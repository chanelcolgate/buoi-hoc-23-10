==> flow/design.v <==
module sync_fifo (
					clk,	 
					reset,
					wr_en,		 
					rd_en,		 
					input_data,
					empty,
					full,
					output_data
);
parameter DEPTH = 16;			 
parameter WIDTH = 8;			 
parameter POINTER_WIDTH = 4;	 
input clk;
input reset;
input wr_en;
input rd_en;
input [WIDTH-1:0] input_data;
output empty;
output full;
output [WIDTH-1:0] output_data;
reg [POINTER_WIDTH:0] wr_ptr;	 
reg [POINTER_WIDTH:0] rd_ptr;	 
reg empty;
reg full;
reg [WIDTH-1:0] output_data;
reg [WIDTH-1:0] static_mem [DEPTH-1:0];  
wire [POINTER_WIDTH-1:0] wr_ptr_int;
wire [POINTER_WIDTH-1:0] rd_ptr_int;
wire [POINTER_WIDTH:0] wr_rd;
wire put_e;
wire get_e;
assign wr_rd = wr_ptr - rd_ptr;
assign put_e = (wr_en && full == 1'b0);
assign get_e = (rd_en && empty == 1'b0);
assign wr_ptr_int = wr_ptr[POINTER_WIDTH-1:0];
assign rd_ptr_int = rd_ptr[POINTER_WIDTH-1:0];
always @ (posedge clk)
	begin
		if (reset)
			begin
				wr_ptr <= 3'b000;
				rd_ptr <= 3'b000;
			end 
		else
			begin
				if (put_e)
					begin
						static_mem [wr_ptr_int] <= input_data;
						wr_ptr <= wr_ptr + 3'b001;
					end
				if (get_e)
					begin
						rd_ptr <= rd_ptr + 3'b001;
					end
			end
	end
always @ (rd_ptr_int)
	begin
		output_data <= static_mem [rd_ptr_int - 3'b001];
	end
always @ (posedge clk) 
	begin
		if (reset)
			begin
				full <= 1'b0;
				empty <= 1'b0;				
			end
		else
			begin
				full <= (wr_rd == 4'b1000);
				empty <= (wr_rd == 4'b0000);
			end
	end
endmodule
## Tool chain data of sync_fifo

Tool output for the design above, in the order of the flow.
Lines are those of the file above, counted from 1.
Not given: n/a

- Top module: sync_fifo
- Clock: clk
- Cell library: sky130hd
- Corner: tt_025C_1v80

## Elaborated design

Counts by Yosys on the flattened word-level netlist (proc, flatten, opt, wreduce; memories kept). Register bits leave out memories and registers merged into their read ports (data or address); mux counts leave out enables and synchronous resets folded into registers. Print and check cells are left out. Cells with the same type and inputs are merged into one.
Memory sizes are those after Yosys's memory passes, which may raise the word count (mostly to a power of two), join words into wider ones and drop unused or constant bits.

- Equality and inequality tests: 1
- $add $sub $neg: 4
- Bitwise operators: 2
- Reduce/logical cells: 3
- Mux-type cells: 6

Operators by type and width:

| cell | count |
|---|---|
| two-way mux 8 bit | 2 |
| adder 5 x 1 -> 5 bit (second input constant) | 2 |
| two-way mux 4 bit | 2 |
| == test 5 x 4 -> 1 bit (second input constant) | 1 |
| subtractor 5 bit | 1 |
| logical NOT 5 bit | 1 |
| subtractor 4 x 1 -> 4 bit (second input constant) | 1 |
| logical AND 1 bit | 2 |
| NOT 1 bit | 2 |
| two-way mux 1 bit | 2 |

- Elaborated cells: 21
- Memories: 1
- Register bits after elaboration: 12
- Input bits: 12
- Memory bits (writable): 128
- Output and inout port bits: 10

Memory list:

| name | depth | width | rd ports | write ports | line | RTL |
|---|---|---|---|---|---|---|
| static_mem | 16 | 8 | 1 | 1 | 27 | `reg [WIDTH-1:0] static_mem [DEPTH-1:0];` |

## Depth

Depth = most cells in a row (Yosys ltp): at word level without a register or memory, in the mapped netlist without a sequential cell, where the memories' decode and read muxes count.

- Depth after elaboration: 4
- ABC_AREA: 0
- Depth in mapped cells: 9
- Depth with buffers taken out: 6

## Synthesis result

The flow's flattened synthesis, as Yosys stat reports it; memories are mapped. The netlist is that of the ABC_AREA named above (0 if unset); the other value can give another one.
Totals and module areas in this step are rounded.

Cells by type:

| cell | count | area in all (µm²) |
|---|---|---|
| sky130_fd_sc_hd__edfxtp_1 | 128 | 3.84E+03 |
| sky130_fd_sc_hd__mux4_2 | 16 | 360.346 |
| sky130_fd_sc_hd__dfxtp_1 | 12 | 240.23 |
| sky130_fd_sc_hd__nand2_1 | 64 | 240.23 |
| sky130_fd_sc_hd__mux2i_1 | 16 | 160.154 |
| sky130_fd_sc_hd__ha_1 | 10 | 125.12 |
| sky130_fd_sc_hd__nor2_1 | 27 | 101.347 |
| sky130_fd_sc_hd__nand3_1 | 17 | 85.082 |
| sky130_fd_sc_hd__a32o_1 | 8 | 80.077 |
| sky130_fd_sc_hd__a221oi_1 | 8 | 70.067 |
| sky130_fd_sc_hd__xnor2_1 | 8 | 70.067 |
| sky130_fd_sc_hd__xor2_1 | 4 | 35.034 |
| sky130_fd_sc_hd__nor2b_1 | 5 | 31.28 |
| sky130_fd_sc_hd__xor2_4 | 1 | 27.526 |
| sky130_fd_sc_hd__inv_1 | 7 | 26.275 |
| sky130_fd_sc_hd__buf_2 | 5 | 25.024 |
| sky130_fd_sc_hd__nand4_1 | 4 | 25.024 |
| sky130_fd_sc_hd__buf_4 | 3 | 22.522 |

Other cell types: 15; their cells: 29.

- Cells in the netlist: 372
- Flip-flop cells: 140
- Synthesis area: 5740 µm²
- Sequential area: 4080 µm²
- Buffers: 17

## Worst setup path after synthesis

Source: OpenSTA report_checks on the synthesized netlist (no wires, ideal clock, input and output delay 20% of the period each), path of least setup slack; recovery checks are left aside. Register names are those of the netlist, which keeps one name where synthesis merged equal registers.

- Path type: flip-flop to output port
- Start point: register rd_ptr[0]
- End point: output output_data[0]
- Output delay: 0.648 ns
- Period: 3.24 ns
- Required time: 2.592 ns
- Path slack: 0.405 ns
- Path buffers: 3
- Path delay: 2.187 ns
- Launch time at the first pin: 0.000 ns
- Data arrival time: 2.187 ns
- Driving pins on the path: 10
- Synthesis period reached: 2.835 ns

"path delay" = arrival - input delay + setup time.
At an output port there is no setup time.
"driving pins on the path" counts driving pins, that of a launching flip-flop among them; a cell with two outputs on the path counts twice.
"synthesis period reached" = period - worst setup slack (recovery checks aside). The figure is calculated, with input and output delays left at 20% of the set period.
The rows between start and end are the longest chain of elaborated cells between them; the timing report does not say that the signal goes this way. Where chains are equally long, one stands for them.
Each line given opens the expression or statement behind the cell; cells for indexed reads and writes are added by Yosys, which also makes memories of some case tables.
A memory read counts as a cell of the chain, while the word-level depth stops at memories.

- Cells stage by stage: sky130_fd_sc_hd__dfxtp_1 sky130_fd_sc_hd__buf_4 sky130_fd_sc_hd__inv_1 sky130_fd_sc_hd__ha_1 sky130_fd_sc_hd__buf_2 sky130_fd_sc_hd__buf_1 sky130_fd_sc_hd__mux4_2 sky130_fd_sc_hd__nand2_1 sky130_fd_sc_hd__nand2_1 sky130_fd_sc_hd__a32o_1
- Length of the longest elaborated chain: 2
- Elaborated cells between the ends (all ways): 2
- RTL lines with such cells: 2
- Those cells by class: 1 x add/sub; 1 x memory

RTL lines, path post-synthesis:

| element | line | RTL |
|---|---|---|
| from (decl) | 23 | `reg [POINTER_WIDTH:0] rd_ptr;` |
| from (assign) | 43 | `rd_ptr <= 3'b000;` |
| from (assign) | 54 | `rd_ptr <= rd_ptr + 3'b001;` |
| subtractor 4 x 1 -> 4 bit | 60 | `output_data <= static_mem [rd_ptr_int - 3'b001];` |
| memory (16 x 8 bit) | 27 | `reg [WIDTH-1:0] static_mem [DEPTH-1:0];` |
| to (decl) | 21 | `output [WIDTH-1:0] output_data;` |

## Worst path after layout

Path of least setup slack in the final report of run 1 (OpenROAD, finished layout, wires in). Where an end is a register, its clock arrival counts in the times.

- Path type: flip-flop to output port
- Start point: register rd_ptr[1]
- End point: output output_data[2]
- Driving pins on the path: 10
- Path slack: -0.33 ns
- Launch time at the first pin: 0.41 ns
- Output delay: 0.47 ns
- Data arrival time: 2.22 ns
- Path buffers: 3
- Required time: 1.89 ns
- Period: 2.36 ns

The rows between start and end are the longest chain of elaborated cells between them; the timing report does not say that the signal goes this way. Where chains are equally long, one stands for them.
A memory read counts as a cell of the chain, while the word-level depth stops at memories.

- Cells stage by stage: sky130_fd_sc_hd__dfxtp_2 sky130_fd_sc_hd__inv_2 sky130_fd_sc_hd__ha_4 sky130_fd_sc_hd__xor2_4 sky130_fd_sc_hd__buf_6 sky130_fd_sc_hd__buf_16 sky130_fd_sc_hd__mux2i_4 sky130_fd_sc_hd__a221oi_2 sky130_fd_sc_hd__a32o_1 sky130_fd_sc_hd__buf_2
- Length of the longest elaborated chain: 2
- Elaborated cells between the ends (all ways): 2
- RTL lines with such cells: 2
- Those cells by class: 1 x add/sub; 1 x memory

RTL lines, path after layout:

| element | line | RTL |
|---|---|---|
| from (decl) | 23 | `reg [POINTER_WIDTH:0] rd_ptr;` |
| from (assign) | 43 | `rd_ptr <= 3'b000;` |
| from (assign) | 54 | `rd_ptr <= rd_ptr + 3'b001;` |
| subtractor 4 x 1 -> 4 bit | 60 | `output_data <= static_mem [rd_ptr_int - 3'b001];` |
| memory (16 x 8 bit) | 27 | `reg [WIDTH-1:0] static_mem [DEPTH-1:0];` |
| to (decl) | 21 | `output [WIDTH-1:0] output_data;` |

Stored flow runs of sync_fifo (2 of them; Yosys, OpenROAD, sky130hd). They differ in their settings and are not a sequence. Constraints: input delay and output delay 20% of the set period each, output load 0.01 pF.
"clock period reached" is the run's clock period less its worst setup slack. It is reckoned from that one timing run; input and output delays stay at 20% of the period that was set.
"worst path time" means the part of the period allowed to the worst setup path (the constraints hold back 20% at inputs and 20% at outputs) less its slack; where the path has registers, the arrival times of their clocks count too.
"power consumption" rests on the timing tool's default activity at the inputs, not on a simulated workload.
Measured values are rounded.
Among the settings, -- means not set for that run.

| name | run 1 | run 2 |
|---|---|---|
| period_ns | 2.36 | 3.41 |
| CAP_MARGIN | 20 | 10 |
| CORE_MARGIN | 2 | 2 |
| CORE_UTILIZATION | 40 | 32 |
| SLEW_MARGIN | 20 | 20 |
| SETUP_SLACK_MARGIN | -- | 0.62 |
| TNS_END_PERCENT | -- | 75 |
| MIN_ROUTING_LAYER | -- | met2 |
| area of the die (µm²) | 15300 | 19000 |
| worst path time (ns) | 2.22 | 2.29 |
| critical path type | flip-flop to output port | flip-flop to output port |
| clock period reached (ns) | 2.690 | 2.975 |
| worst setup slack after layout (ns) | -0.330 | 0.435 |
| utilization of the finished layout (%) | 52.7 | 40.9 |
| total negative slack on setup checks (ns) | -2.41 | 0.000 |
| power consumption (mW) | 7.13 | 4.78 |
| chip area in the Yosys report (µm²) | 5740 | 5740 |
| worst hold slack in the final report (ns) | 0.520 | 0.499 |
| standard-cell area of the final layout (µm²) | 7340 | 7120 |
